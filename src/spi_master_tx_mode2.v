==> flow/design.v <==
module spi_master_tx_mode2#(
    parameter  REF_CLK   = 50_000_000          ,
    parameter  SPI_SCLK  = 50_000              ,
    parameter  DIV_SCLK  = REF_CLK/SPI_SCLK    ,  
    parameter  CNT_SCLK  = DIV_SCLK/2          
)(
    input    wire         In_clk    ,
    input    wire         In_rst_n  ,
    input    wire         In_tx_req ,
    input    wire    [7:0]In_tx_data,
    output   reg          Out_tx_busy ,
    output   reg          Out_spi_cs_n,
    output   reg          Out_spi_sclk,
    output   reg          Out_spi_mosi
);
    reg start;
    reg [31:0]cnt_sclk1;
    reg [31:0]cnt_sclk2;
    reg [3:0]num_bit;
    always@(posedge In_clk or negedge In_rst_n)begin
        if(In_rst_n == 1'b0)
            start <= 1'b0;
        else if((num_bit == 8)&&(cnt_sclk2 == CNT_SCLK/2 - 1))
            start <= 1'b0;
        else if(In_tx_req == 1'b1)
            start <= 1'b1;
        else
            start <= start;
    end
    always@(posedge In_clk or negedge In_rst_n)begin
        if(In_rst_n == 1'b0)
            Out_tx_busy <= 1'b0;
        else if((num_bit == 8)&&(cnt_sclk2 == CNT_SCLK/2 - 1))
            Out_tx_busy <= 1'b0;
        else if(In_tx_req == 1'b1)
            Out_tx_busy <= 1'b1;
        else
            Out_tx_busy <= Out_tx_busy;
    end
    always@(posedge In_clk or negedge In_rst_n)begin
        if(In_rst_n == 1'b0)
            Out_spi_cs_n <= 1'b1;
        else if((num_bit == 8)&&(cnt_sclk2 == CNT_SCLK/2 - 1))
            Out_spi_cs_n <= 1'b1;
        else if(In_tx_req == 1'b1)
            Out_spi_cs_n <= 1'b0;
        else
            Out_spi_cs_n <= Out_spi_cs_n;
    end
    always@(posedge In_clk or negedge In_rst_n)begin
        if(In_rst_n == 1'b0)
            cnt_sclk1 <= 'd0;
        else if(start == 1'b1)begin
            if(cnt_sclk1 == DIV_SCLK - 1)
                cnt_sclk1 <= 'd0;
            else
                cnt_sclk1 <= cnt_sclk1 + 1'b1;
        end
        else
            cnt_sclk1 <= 'd0;
    end
    always@(posedge In_clk or negedge In_rst_n)begin
        if(In_rst_n == 1'b0)
            cnt_sclk2 <= 'd0;
        else if(start == 1'b1)begin
            if(cnt_sclk2 == CNT_SCLK - 1)
                cnt_sclk2 <= 'd0;
            else
                cnt_sclk2 <= cnt_sclk2 + 1'b1;
        end
        else
            cnt_sclk2 <= 'd0;
    end
    always@(posedge In_clk or negedge In_rst_n)begin
        if(In_rst_n == 1'b0)
            Out_spi_sclk <= 1'b1;
        else if(start == 1'b1)begin
            if((cnt_sclk2 == CNT_SCLK - 1)||((num_bit == 7)&&(cnt_sclk2 == CNT_SCLK - 1)))
                Out_spi_sclk <= ~Out_spi_sclk;
            else
                Out_spi_sclk <= Out_spi_sclk;
        end
        else
            Out_spi_sclk <= 1'b1;
    end
    always@(posedge In_clk or negedge In_rst_n)begin
        if(In_rst_n == 1'b0)
            num_bit <= 'd0;
        else if(start == 1'b1)begin
            if((num_bit == 8)&&(cnt_sclk1 == CNT_SCLK/2 - 1))
                num_bit <= 'd0;
            else if(cnt_sclk1 == DIV_SCLK - 1)
                num_bit <= num_bit + 1'b1;
            else
                num_bit <= num_bit;
        end
        else
            num_bit <= num_bit;
    end
    always@(posedge In_clk or negedge In_rst_n)begin
        if(In_rst_n == 1'b0)
            Out_spi_mosi <= 1'bx;
        else if(start==1'b1)begin
            if(cnt_sclk1 == 0)begin
                case(num_bit)
                    0:Out_spi_mosi <= In_tx_data[7];
                    1:Out_spi_mosi <= In_tx_data[6];
                    2:Out_spi_mosi <= In_tx_data[5];
                    3:Out_spi_mosi <= In_tx_data[4];
                    4:Out_spi_mosi <= In_tx_data[3];
                    5:Out_spi_mosi <= In_tx_data[2];
                    6:Out_spi_mosi <= In_tx_data[1];
                    7:Out_spi_mosi <= In_tx_data[0];
                endcase
            end
            else
                Out_spi_mosi <= Out_spi_mosi;
        end
        else
            Out_spi_mosi <= 1'bx;
    end
endmodule
* From RTL to reports: spi_master_tx_mode2
What the tools print for spi_master_tx_mode2, step after step.
Lines are those of the file above, counted from 1.
Operators: Yosys type, input widths -> output width; for muxes data width and select width s.
Cell names lack the library's common part.
The mark - stands for no value.
- Top module :: spi_master_tx_mode2
- Clock input :: In_clk
- Library :: sky130hd
- Library corner :: tt_025C_1v80

* Elaborated design
Yosys after proc, flatten, opt, wreduce and memory -nomap, before mapping. Memory bits, and registers merged into a memory's read port (data or address), are not among the register bits. Print and check cells are not counted. Equal cells are merged and count once.
- Eq/ne operators :: 15
- Add/sub/neg operators :: 3
- Bitwise operators :: 1
- Mux-type cells :: 15
- Reduce/logical cells :: 10
** Operator list (number)
- $mux 32 :: 4
- $add 32x1->32 const B :: 2
- $eq 32x8->1 const B :: 2
- $eq 32x10->1 const B :: 1
- $eq 32x9->1 const B :: 1
- $logic_not 32->1 :: 1
- $eq 4x3->1 const B :: 4
- $ne 9x1->1 const B :: 1
- $eq 4x2->1 const B :: 2
- $pmux 1 s8 :: 1
- $mux 4 :: 2
- $mux 1 :: 8
- $ne 2x1->1 const B :: 2
- $reduce_and 2->1 :: 2
- $reduce_bool 2->1 :: 2
- $add 4x1->4 const B :: 1
- $eq 4x1->1 const B :: 1
- $eq 4x4->1 const B :: 1
- $logic_not 4->1 :: 1
- $logic_and 1x1->1 :: 3
- $logic_or 1x1->1 :: 1
- $not 1->1 :: 1
- Output and inout bits :: 4
- Bits in registers :: 72
- Input bits :: 11

* Logic depth
Depth = most cells in a row (Yosys ltp): at word level without a register or memory, in the mapped netlist without a sequential cell, where the memories' decode and read muxes count.
- Depth in word-level cells :: 5
- ABC_AREA :: 0
- Gate-level depth with buffers :: 7

* Synthesis result
Source: synth_stat.txt of the flow (Yosys; design flattened, memories mapped). It holds for the ABC_AREA given above (unset counts as 0); a run with the other value may have another netlist.
The area totals of this step are shown rounded.
- Sequential part of the area :: 0.0018 mm²
- Mapped cells :: 413
- Flip-flop cells :: 72
- Mapped area :: 0.0039 mm²
- Buffer cells :: 12
** Cells by type (number)
- dfrtp_1 :: 70
- nor2_1 :: 82
- xnor2_1 :: 33
- xor2_1 :: 27
- nand3_1 :: 28
- nand4_1 :: 20
- ha_1 :: 9
- nand2_1 :: 27
- nor4_1 :: 15
- inv_1 :: 21
- and4_1 :: 6
- dfstp_2 :: 2
- nor3_1 :: 9
- nor4_4 :: 2
- buf_2 :: 8
- and3_1 :: 6
- nor3_2 :: 3
- nor4_2 :: 2
Other cell types: 26; their cells: 43.

* Path before layout
Path of least setup slack by OpenSTA after synthesis, without wires, with an ideal clock, recovery checks aside; 20% of the period is set as input and as output delay. Where synthesis merged equal registers, the netlist keeps one of their names.
- Path kind :: register to register
- Start point :: register cnt_sclk1[15]
- End point :: register Out_spi_mosi
- Setup slack :: 0.287 ns
- Stages :: 6
- Launch time at the first pin :: 0.000 ns
- Period :: 2.17 ns
- Data required time :: 2.042 ns
- Data arrival time :: 1.755 ns
- Library setup time :: 0.128 ns
- Path delay :: 1.883 ns
- Path buffers :: 0
- Period reached after synthesis :: 1.883 ns
"path delay" is the arrival time less input delay plus setup time.
"stages": output pins that drive a net of the path, with the launching flip-flop's if there is one; two outputs of one cell count as two.
"period reached after synthesis" = period - worst setup slack (recovery checks aside). The figure is calculated, with input and output delays left at 20% of the set period.
Between the ends stands the longest chain of elaborated cells between them, by number of cells; it is not shown to be the way that was timed. Of several equally long chains one is given.
A line is the first line of the expression or statement that the cell stems from. Yosys adds cells for indexed reads and writes and turns some case tables into memories.
At most two assigning lines are given for a register; there are more.
- Path through :: dfrtp_1 > or4_1 > nor2_1 > nand3_1 > o31ai_1 > mux2_1
- Length of the longest elaborated chain :: 3
- Elaborated cells on any way between the ends :: 5
- Those cells by class :: eq/ne (1); mux (2); reduce/logical (2)
** RTL lines, path after synthesis
- start, declared :: line 17 : reg [31:0]cnt_sclk1;
- start, assigned :: line 52 : cnt_sclk1 <= 'd0;
- start, assigned :: line 57 : cnt_sclk1 <= cnt_sclk1 + 1'b1;
- $logic_not 32->1 :: line 104 : if(cnt_sclk1 == 0)begin
- $mux 1 :: line 104
- $mux 1 :: line 103 : else if(start==1'b1)begin
- end, assigned :: line 106 : 0:Out_spi_mosi <= In_tx_data[7];
- end, assigned :: line 107 : 1:Out_spi_mosi <= In_tx_data[6];
- end, declared :: line 14 : output   reg          Out_spi_mosi

* Path in the finished layout
From the final timing report of entry A: the path of least setup slack in the routed layout; clock arrival at registers is part of the times.
- Path kind :: register to register
- Start point :: register cnt_sclk1[12]
- End point :: register cnt_sclk1[3]
- Stages :: 7
- Data required time :: 2.14 ns
- Library setup time :: 0.10 ns
- Path buffers :: 1
- Data arrival time :: 2.12 ns
- Setup slack :: 0.02 ns
- Launch time at the first pin :: 0.34 ns
- Period :: 1.91 ns
Between the ends stands the longest chain of elaborated cells between them, by number of cells; it is not shown to be the way that was timed. Of several equally long chains one is given.
At most two assigning lines are given for a register; there are more.
- Path through :: dfrtp_1 > or4_4 > nor2_4 > nand3_4 > o21ai_4 > clkbuf_16 > nor2_2
- Length of the longest elaborated chain :: 3
- Elaborated cells on any way between the ends :: 3
- Those cells by class :: eq/ne (1); mux (2)
** RTL lines, path post-layout
- start, declared :: line 17 : reg [31:0]cnt_sclk1;
- start, assigned :: line 52 : cnt_sclk1 <= 'd0;
- start, assigned :: line 57 : cnt_sclk1 <= cnt_sclk1 + 1'b1;
- $eq 32x10->1 :: line 54 : if(cnt_sclk1 == DIV_SCLK - 1)
- $mux 32 :: line 54
- $mux 32 :: line 53 : else if(start == 1'b1)begin
- end, assigned :: line 52
- end, assigned :: line 57
- end, declared :: line 17

==> results <==
Top module spi_master_tx_mode2; platform sky130hd; tools Yosys and OpenROAD; 2 stored runs in no particular order. Input and output delays are each 20% of the period that was set; the output load is 0.01 pF.
By "achieved clock period" is meant the clock period of the run minus its worst setup slack. This is arithmetic on one report: input and output delays are still those of the set period (20% each).
"critical path time" means the part of the period allowed to the worst setup path (the constraints hold back 20% at inputs and 20% at outputs) less its slack; where the path has registers, the arrival times of their clocks count too.
"total power after layout" rests on the timing tool's default activity at the inputs, not on a simulated workload.
The measured numbers are rounded.

* Entry A
** Files
==> flow/run.sh <==
#!/bin/bash
# the make line also repeats the synthesis and layout settings of config.mk as NAME=value (left out here)
make -C /OpenROAD-flow-scripts/flow DESIGN_CONFIG=/design/flow/config.mk WORK_HOME=/design/flow/orfs CLKGATE_MAP_FILE= finish
==> flow/config.mk <==
export PLATFORM = sky130hd
export DESIGN_NAME = spi_master_tx_mode2
export DESIGN_NICKNAME = spi_master_tx_mode2
export VERILOG_FILES = /design/flow/design.v
export SDC_FILE = /design/flow/constraint.sdc
export NUM_CORES = 4
export LEC_CHECK = 0
export CAP_MARGIN = 20
export CORE_MARGIN = 2
export CORE_UTILIZATION = 40
export SETUP_SLACK_MARGIN = 0.11
export SLEW_MARGIN = 20
==> flow/constraint.sdc <==
create_clock -name core_clock -period 1.91 [get_ports {In_clk}]
set_input_delay 0.3820 -clock core_clock [delete_from_list [all_inputs] [get_ports {In_clk}]]
set_output_delay 0.3820 -clock core_clock [all_outputs]
set_load 0.01 [all_outputs]
** Results
- Netlist area reported by Yosys :: 0.0039 mm²
- Die area :: 0.011 mm²
- Standard-cell area of the final layout :: 0.0054 mm²
- Utilization after routing :: 0.57
- Worst setup slack after layout :: 0.018 ns
- Summed negative setup slack :: 0.000 ns
- Total power after layout :: 4200 uW
- Achieved clock period :: 1.892 ns
- Critical path time :: 1.89 ns
- Critical path kind :: register to register

* Entry B
** Files
==> flow/run.sh <==
#!/bin/bash
# the make line also repeats the synthesis and layout settings of config.mk as NAME=value (left out here)
make -C /OpenROAD-flow-scripts/flow DESIGN_CONFIG=/design/flow/config.mk WORK_HOME=/design/flow/orfs CLKGATE_MAP_FILE= finish
==> flow/config.mk <==
export PLATFORM = sky130hd
export DESIGN_NAME = spi_master_tx_mode2
export DESIGN_NICKNAME = spi_master_tx_mode2
export VERILOG_FILES = /design/flow/design.v
export SDC_FILE = /design/flow/constraint.sdc
export NUM_CORES = 4
export LEC_CHECK = 0
export CAP_MARGIN = 40
export CORE_MARGIN = 2
export CORE_UTILIZATION = 57
export CTS_CLUSTER_SIZE = 74
export GPL_TIMING_DRIVEN = 0
export PLACE_DENSITY_LB_ADDON = 0.18
export SETUP_SLACK_MARGIN = 0.09
export SLEW_MARGIN = 10
export TNS_END_PERCENT = 15
==> flow/constraint.sdc <==
create_clock -name core_clock -period 1.21 [get_ports {In_clk}]
set_input_delay 0.2420 -clock core_clock [delete_from_list [all_inputs] [get_ports {In_clk}]]
set_output_delay 0.2420 -clock core_clock [all_outputs]
set_load 0.01 [all_outputs]
** Results
- Netlist area reported by Yosys :: 0.0039 mm²
- Die area :: 0.0075 mm²
- Standard-cell area of the final layout :: 0.005 mm²
- Utilization after routing :: 0.75
- Worst setup slack after layout :: -0.68 ns
- Summed negative setup slack :: -41 ns
- Total power after layout :: 6000 uW
- Achieved clock period :: 1.892 ns
- Critical path time :: 1.89 ns
- Critical path kind :: register to register
